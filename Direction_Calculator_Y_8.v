==> flow/design.v <==
module Direction_Calculator_Y_8(
			clk, rst, center, data1, data2, O0, O1, O2, O3, 
			O0_addr, O1_addr, O2_addr, O3_addr,
			out1, out2, out3, out4
			);
input clk, rst;
input [7:0] center, data1, data2;  
input [31:0] O0, O1, O2, O3;  
output reg [11:0] O0_addr, O1_addr, O2_addr, O3_addr;
output reg signed [10:0] out1, out2, out3, out4; 
wire [7:0] center_Normal = center-16;
wire [7:0] data1_Normal = data1-16;
wire [7:0] data2_Normal = data2-16;
wire [3:0] img_a1 = center_Normal[7:4];  
wire [3:0] img_b1 = data1_Normal[7:4];
wire [3:0] img_c1 = data2_Normal[7:4];
wire [4:0] img_a2 = img_a1 + 1;  
wire [4:0] img_b2 = img_b1 + 1;
wire [4:0] img_c2 = img_c1 + 1;
wire [2:0] Lx = center[3:1];
wire [2:0] Ly = data1[3:1];
wire [2:0] Lz = data2[3:1];
wire [11:0] addr_P000 = img_a1*225 + img_b1*15 + img_c1;  
wire [11:0] addr_P001 = addr_P000 + 1;
wire [11:0] addr_P010 = addr_P000 + 15;
wire [11:0] addr_P011 = addr_P000 + 16;
wire [11:0] addr_P100 = addr_P000 + 225;
wire [11:0] addr_P101 = addr_P000 + 226;
wire [11:0] addr_P110 = addr_P000 + 240;
wire [11:0] addr_P111 = addr_P000 + 241;
reg signed [4:0] W0;  
reg signed [3:0] W1, W2, W3;  
reg [3:0] W0_;  
reg [2:0] W1_, W2_, W3_;  
always@(posedge clk, posedge rst) begin
	if(rst) begin
		W0 <= 0;
		W1 <= 0;
		W2 <= 0;
		W3 <= 0;
	end
	else begin
		W0 <= {1'b0, W0_};
		W1 <= {1'b0, W1_};
		W2 <= {1'b0, W2_};
		W3 <= {1'b0, W3_};
		out1  <= ($signed(O0[31:24])*W0 + $signed(O1[31:24])*W1) + ($signed(O2[31:24])*W2 + $signed(O3[31:24])*W3);
		out2  <= ($signed(O0[23:16])*W0 + $signed(O1[23:16])*W1) + ($signed(O2[23:16])*W2 + $signed(O3[23:16])*W3);
		out3  <= ($signed(O0[15:8])*W0 + $signed(O1[15:8])*W1) + ($signed(O2[15:8])*W2 + $signed(O3[15:8])*W3);
		out4  <= ($signed(O0[7:0])*W0 + $signed(O1[7:0])*W1) + ($signed(O2[7:0])*W2 + $signed(O3[7:0])*W3);		 
	end
end
always@(*) begin
	if(Lx > Ly) begin
		if(Ly > Lz) begin
			W0_ = 8 - Lx;
			W1_ = Lx - Ly;
			W2_ = Ly - Lz;
			W3_ = Lz;
			O0_addr = addr_P000;			
			O1_addr = addr_P100;
			O2_addr = addr_P110;
			O3_addr = addr_P111;			
		end
		else if(Lx > Lz) begin
			W0_ = 8 - Lx;
			W1_ = Lx - Lz;
			W2_ = Lz - Ly;
			W3_ = Ly;
			O0_addr = addr_P000;
			O1_addr = addr_P100;
			O2_addr = addr_P101;
			O3_addr = addr_P111;			                           
		end
		else begin
			W0_ = 8 - Lz;
			W1_ = Lz - Lx;
			W2_ = Lx - Ly;
			W3_ = Ly;
			O0_addr = addr_P000;
			O1_addr = addr_P001;
			O2_addr = addr_P101;
			O3_addr = addr_P111;			                          
		end
	end
	else begin
		if(Lz > Ly) begin
			W0_ = 8 - Lz;
			W1_ = Lz - Ly;
			W2_ = Ly - Lx;
			W3_ = Lx;
			O0_addr = addr_P000;
			O1_addr = addr_P001;
			O2_addr = addr_P011;
			O3_addr = addr_P111;			
		end
		else if(Lz > Lx) begin
			W0_ = 8 - Ly;
			W1_ = Ly - Lz;
			W2_ = Lz - Lx;
			W3_ = Lx;
			O0_addr = addr_P000;
			O1_addr = addr_P010;
			O2_addr = addr_P011;
			O3_addr = addr_P111;                         
		end
		else begin
			W0_ = 8 - Ly;
			W1_ = Ly - Lx;
			W2_ = Lx - Lz;
			W3_ = Lz;
			O0_addr = addr_P000;
			O1_addr = addr_P010;
			O2_addr = addr_P110;
			O3_addr = addr_P111;			
		end
	end
end
endmodule
Reports on Direction_Calculator_Y_8:

Tool output for the design above, in the order of the flow.
Line numbers count from 1 in the design file above.
Library cell names are shortened.
The mark n/a stands for no value.

* design top: Direction_Calculator_Y_8
* clock port: clk
* standard-cell library: sky130hd
* corner: tt_025C_1v80

After elaboration:

Yosys after proc, flatten, opt, wreduce and memory -nomap, before mapping. Enables and synchronous resets that opt folds into registers are not counted as muxes. Memory bits, and registers merged into a memory's read port (data or address), are not among the register bits. Print and check cells are not counted. Equal cells are merged and count once.

* add/subtract/negate cells: 33
* mux-type cells: 26
* $mul: 18
* order comparisons: 5

Operators with widths (number)
* 8-bit by 4-bit multiplier with 11-bit output: 12
* 8-bit by 5-bit multiplier with 11-bit output: 4
* 11-bit adder: 12
* 12-bit two-way mux: 8
* 12-bit by 8-bit adder with 12-bit output (second input constant): 4
* 4-bit by 8-bit multiplier with 12-bit output (second input constant): 1
* 3-bit two-way mux: 14
* 4-bit by 4-bit multiplier with 8-bit output (second input constant): 1
* 8-bit by 5-bit subtractor with 8-bit output (second input constant): 3
* 3-bit subtractor: 6
* 4-bit two-way mux: 4
* 3-bit > comparator: 5
* 12-bit by 1-bit adder with 12-bit output (second input constant): 1
* 12-bit by 4-bit adder with 12-bit output: 1
* 12-bit by 4-bit adder with 12-bit output (second input constant): 1
* 12-bit by 5-bit adder with 12-bit output (second input constant): 1
* 12-bit by 8-bit adder with 12-bit output: 1
* 4-bit by 3-bit subtractor with 4-bit output (first input constant): 3

* output and inout port bits: 92
* flip-flop bits (word level): 57

Longest topological paths:

Longest topological path by Yosys (ltp), each cell counted once; first at word level (registers and memories cut), then after technology mapping (sequential cells cut; the memories' decode and read muxes count).

* depth in word-level cells: 8
* ABC_AREA: 0
* gate-level depth with buffers: 23
* depth with buffers taken out: 23

Synthesis result:

The flow's flattened synthesis, as Yosys stat reports it; memories are mapped. The netlist is that of the ABC_AREA named above (0 if unset); the other value can give another one.

Cells by type
* fa_1: number 353, total area 7.07E+03 sq um
* ha_1: number 284, total area 3.55E+03 sq um
* inv_1: number 527, total area 1.98E+03 sq um
* and2_1: number 310, total area 1939.36 sq um
* edfxtp_1: number 44, total area 1.32E+03 sq um
* xnor2_1: number 124, total area 1.09E+03 sq um
* nand2_1: number 139, total area 521.75 sq um
* dfrtp_1: number 13, total area 325.312 sq um
* xor2_1: number 36, total area 315.302 sq um
* a21oi_1: number 47, total area 235.226 sq um
* clkbuf_1: number 45, total area 168.912 sq um
* o21ai_0: number 27, total area 135.13 sq um
* nor2_1: number 32, total area 120.115 sq um
* mux2i_1: number 10, total area 100.096 sq um
* o21bai_1: number 9, total area 67.565 sq um
* a211oi_1: number 8, total area 60.058 sq um
* nand3b_1: number 8, total area 60.058 sq um
* nand3_1: number 11, total area 55.053 sq um

Other cell types: 41; their cells: 102.

* buffers: 54
* flip-flop cells: 57
* cell area after synthesis: 19892.8 sq um
* cell count: 2129
* area of sequential cells: 1646.6 sq um

Timing after synthesis:

OpenSTA on the mapped netlist: ideal clock, no wires. The path of least setup slack (recovery checks aside). Input and output delay are each 20% of the period. Register names are those of the netlist, which keeps one name where synthesis merged equal registers.

* path type: in2out
* start point: input port data1[5]
* end point: output port O2_addr[10]
* buffers on the path: 0
* delay of the path: 4.742 ns
* data arrival time: 7.002 ns
* path slack: 2.038 ns
* clock period: 11.3 ns
* required time: 9.040 ns
* external input delay: 2.260 ns
* driving pins on the path: 21
* output delay: 2.260 ns
* period reached after synthesis: 9.262 ns

"delay of the path" = arrival - input delay + setup time.
At an output port there is no setup time.
"driving pins on the path" counts driving pins, that of a launching flip-flop among them; a cell with two outputs on the path counts twice.
"period reached after synthesis" = period - worst setup slack (recovery checks aside). The figure is calculated, with input and output delays left at 20% of the set period.
The rows between start and end are the longest chain of elaborated cells between them; the timing report does not say that the signal goes this way. Where chains are equally long, one stands for them.
Each line given opens the expression or statement behind the cell; cells for indexed reads and writes are added by Yosys, which also makes memories of some case tables.

* cell sequence: inv_1 -> ha_1 -> nand2_1 -> nand2_1 -> xnor2_1 -> ha_1 -> ha_1 -> fa_1 -> inv_1 -> fa_1 -> inv_1 -> ha_1 -> a211oi_1 -> nor2_1 -> xor2_2 -> inv_1 -> ha_1 -> nor2b_1 -> o221ai_1 -> nand4_1 -> xnor2_1
* cells in the longest elaborated chain: 8
* elaborated cells on any way between the ends: 11
* classes of those cells: 6 x add/sub; 1 x mul; 4 x mux

RTL lines, path after synthesis
* start: declaration: RTL line 7 `input [7:0] center, data1, data2;`
* 8-bit by 5-bit subtractor with 8-bit output: RTL line 12 `wire [7:0] data1_Normal = data1-16;`
* 4-bit by 4-bit multiplier with 8-bit output: RTL line 23 `wire [11:0] addr_P000 = img_a1*225 + img_b1*15 + img_c1;`
* 12-bit by 8-bit adder with 12-bit output: RTL line 23
* 12-bit by 4-bit adder with 12-bit output: RTL line 23
* 12-bit by 8-bit adder with 12-bit output: RTL line 29 `wire [11:0] addr_P110 = addr_P000 + 240;`
* 12-bit two-way mux: RTL line 97 `else if(Lz > Lx) begin`
* 12-bit two-way mux: RTL line 87 `if(Lz > Ly) begin`
* 12-bit two-way mux: RTL line 54 `if(Lx > Ly) begin`
* end: declaration: RTL line 9 `output reg [11:0] O0_addr, O1_addr, O2_addr, O3_addr;`

Nets of the timed path that keep an RTL name, with a line that drives or declares them; the list need not be complete.

Named nets, after synthesis (RTL line)
* O0_addr[5]: 9

Path in the finished layout:

Path of least setup slack in the final report of run 1 (OpenROAD, finished layout, wires in). Where an end is a register, its clock arrival counts in the times.

* path type: in2out
* start point: input port data1[5]
* end point: output port O2_addr[11]
* path slack: -0.11 ns
* required time: 5.77 ns
* buffers on the path: 4
* external input delay: 1.44 ns
* output delay: 1.44 ns
* clock period: 7.21 ns
* data arrival time: 5.88 ns
* driving pins on the path: 24

The rows between start and end are the longest chain of elaborated cells between them; the timing report does not say that the signal goes this way. Where chains are equally long, one stands for them.

* cell sequence: buf_8 -> inv_8 -> ha_2 -> nand2_2 -> nand2_2 -> xnor2_2 -> fa_1 -> inv_2 -> ha_4 -> inv_2 -> fa_1 -> fa_1 -> inv_2 -> ha_4 -> buf_6 -> nor2_4 -> buf_4 -> o31ai_4 -> a31o_4 -> xor2_4 -> nand2_8 -> and4b_2 -> xor2_1 -> buf_2
* cells in the longest elaborated chain: 8
* elaborated cells on any way between the ends: 11
* classes of those cells: 6 x add/sub; 1 x mul; 4 x mux

RTL lines, path after layout
* start: declaration: RTL line 7 `input [7:0] center, data1, data2;`
* 8-bit by 5-bit subtractor with 8-bit output: RTL line 12 `wire [7:0] data1_Normal = data1-16;`
* 4-bit by 4-bit multiplier with 8-bit output: RTL line 23 `wire [11:0] addr_P000 = img_a1*225 + img_b1*15 + img_c1;`
* 12-bit by 8-bit adder with 12-bit output: RTL line 23
* 12-bit by 4-bit adder with 12-bit output: RTL line 23
* 12-bit by 8-bit adder with 12-bit output: RTL line 29 `wire [11:0] addr_P110 = addr_P000 + 240;`
* 12-bit two-way mux: RTL line 97 `else if(Lz > Lx) begin`
* 12-bit two-way mux: RTL line 87 `if(Lz > Ly) begin`
* 12-bit two-way mux: RTL line 54 `if(Lx > Ly) begin`
* end: declaration: RTL line 9 `output reg [11:0] O0_addr, O1_addr, O2_addr, O3_addr;`

Data sheet: physical implementation of Direction_Calculator_Y_8

Top module Direction_Calculator_Y_8; platform sky130hd; tools Yosys and OpenROAD; 2 stored runs in no particular order. Input and output delays are each 20% of the period that was set; the output load is 0.01 pF.
"achieved clock period" = clock period - worst setup slack. The figure is calculated, with input and output delays left at 20% of the set period.
"critical path time": the worst setup path's part of the clock period (all of it between registers, 20% less for each end at a port) less its slack. A launch clock that arrives late makes it longer, a capture clock that arrives late makes it shorter.

### Run 1

==> flow/run.sh <==
#!/bin/bash
# the make line also repeats the synthesis and layout settings of config.mk as NAME=value (left out here)
make -C /OpenROAD-flow-scripts/flow DESIGN_CONFIG=/design/flow/config.mk WORK_HOME=/design/flow/orfs CLKGATE_MAP_FILE= finish
==> flow/config.mk <==
export PLATFORM = sky130hd
export DESIGN_NAME = Direction_Calculator_Y_8
export DESIGN_NICKNAME = Direction_Calculator_Y_8
export VERILOG_FILES = /design/flow/design.v
export SDC_FILE = /design/flow/constraint.sdc
export NUM_CORES = 4
export LEC_CHECK = 0
export CAP_MARGIN = 20
export CORE_MARGIN = 2
export CORE_UTILIZATION = 40
export SLEW_MARGIN = 20
==> flow/constraint.sdc <==
create_clock -name core_clock -period 7.21 [get_ports {clk}]
set_input_delay 1.4420 -clock core_clock [delete_from_list [all_inputs] [get_ports {clk}]]
set_output_delay 1.4420 -clock core_clock [all_outputs]
set_load 0.01 [all_outputs]

Results of run 1:
- Critical path time: 4.43 ns
- Worst setup path kind: in2out
- Area of the die: 51531.3 sq um
- Utilization: 0.509
- Sum of negative setup slack: -0.626 ns
- Smallest setup slack: -0.109 ns
- Achieved clock period: 7.319 ns
- Synthesized cell area: 19892.8 sq um

### Run 2

==> flow/run.sh <==
#!/bin/bash
# the make line also repeats the synthesis and layout settings of config.mk as NAME=value (left out here)
make -C /OpenROAD-flow-scripts/flow DESIGN_CONFIG=/design/flow/config.mk WORK_HOME=/design/flow/orfs CLKGATE_MAP_FILE= finish
==> flow/config.mk <==
export PLATFORM = sky130hd
export DESIGN_NAME = Direction_Calculator_Y_8
export DESIGN_NICKNAME = Direction_Calculator_Y_8
export VERILOG_FILES = /design/flow/design.v
export SDC_FILE = /design/flow/constraint.sdc
export NUM_CORES = 4
export LEC_CHECK = 0
export CAP_MARGIN = 15
export CELL_PAD_IN_SITES_GLOBAL_PLACEMENT = 3
export CORE_MARGIN = 3
export CORE_UTILIZATION = 37
export GPL_TIMING_DRIVEN = 0
export PLACE_DENSITY_LB_ADDON = 0.11
export SETUP_SLACK_MARGIN = 2.75
export SLEW_MARGIN = 20
export TNS_END_PERCENT = 85
==> flow/constraint.sdc <==
create_clock -name core_clock -period 10.3 [get_ports {clk}]
set_input_delay 2.0600 -clock core_clock [delete_from_list [all_inputs] [get_ports {clk}]]
set_output_delay 2.0600 -clock core_clock [all_outputs]
set_load 0.01 [all_outputs]

Results of run 2:
- Critical path time: 4.51 ns
- Worst setup path kind: in2out
- Area of the die: 56582.1 sq um
- Utilization: 0.471
- Sum of negative setup slack: 0.000 ns
- Smallest setup slack: 1.665 ns
- Achieved clock period: 8.635 ns
- Synthesized cell area: 19892.8 sq um
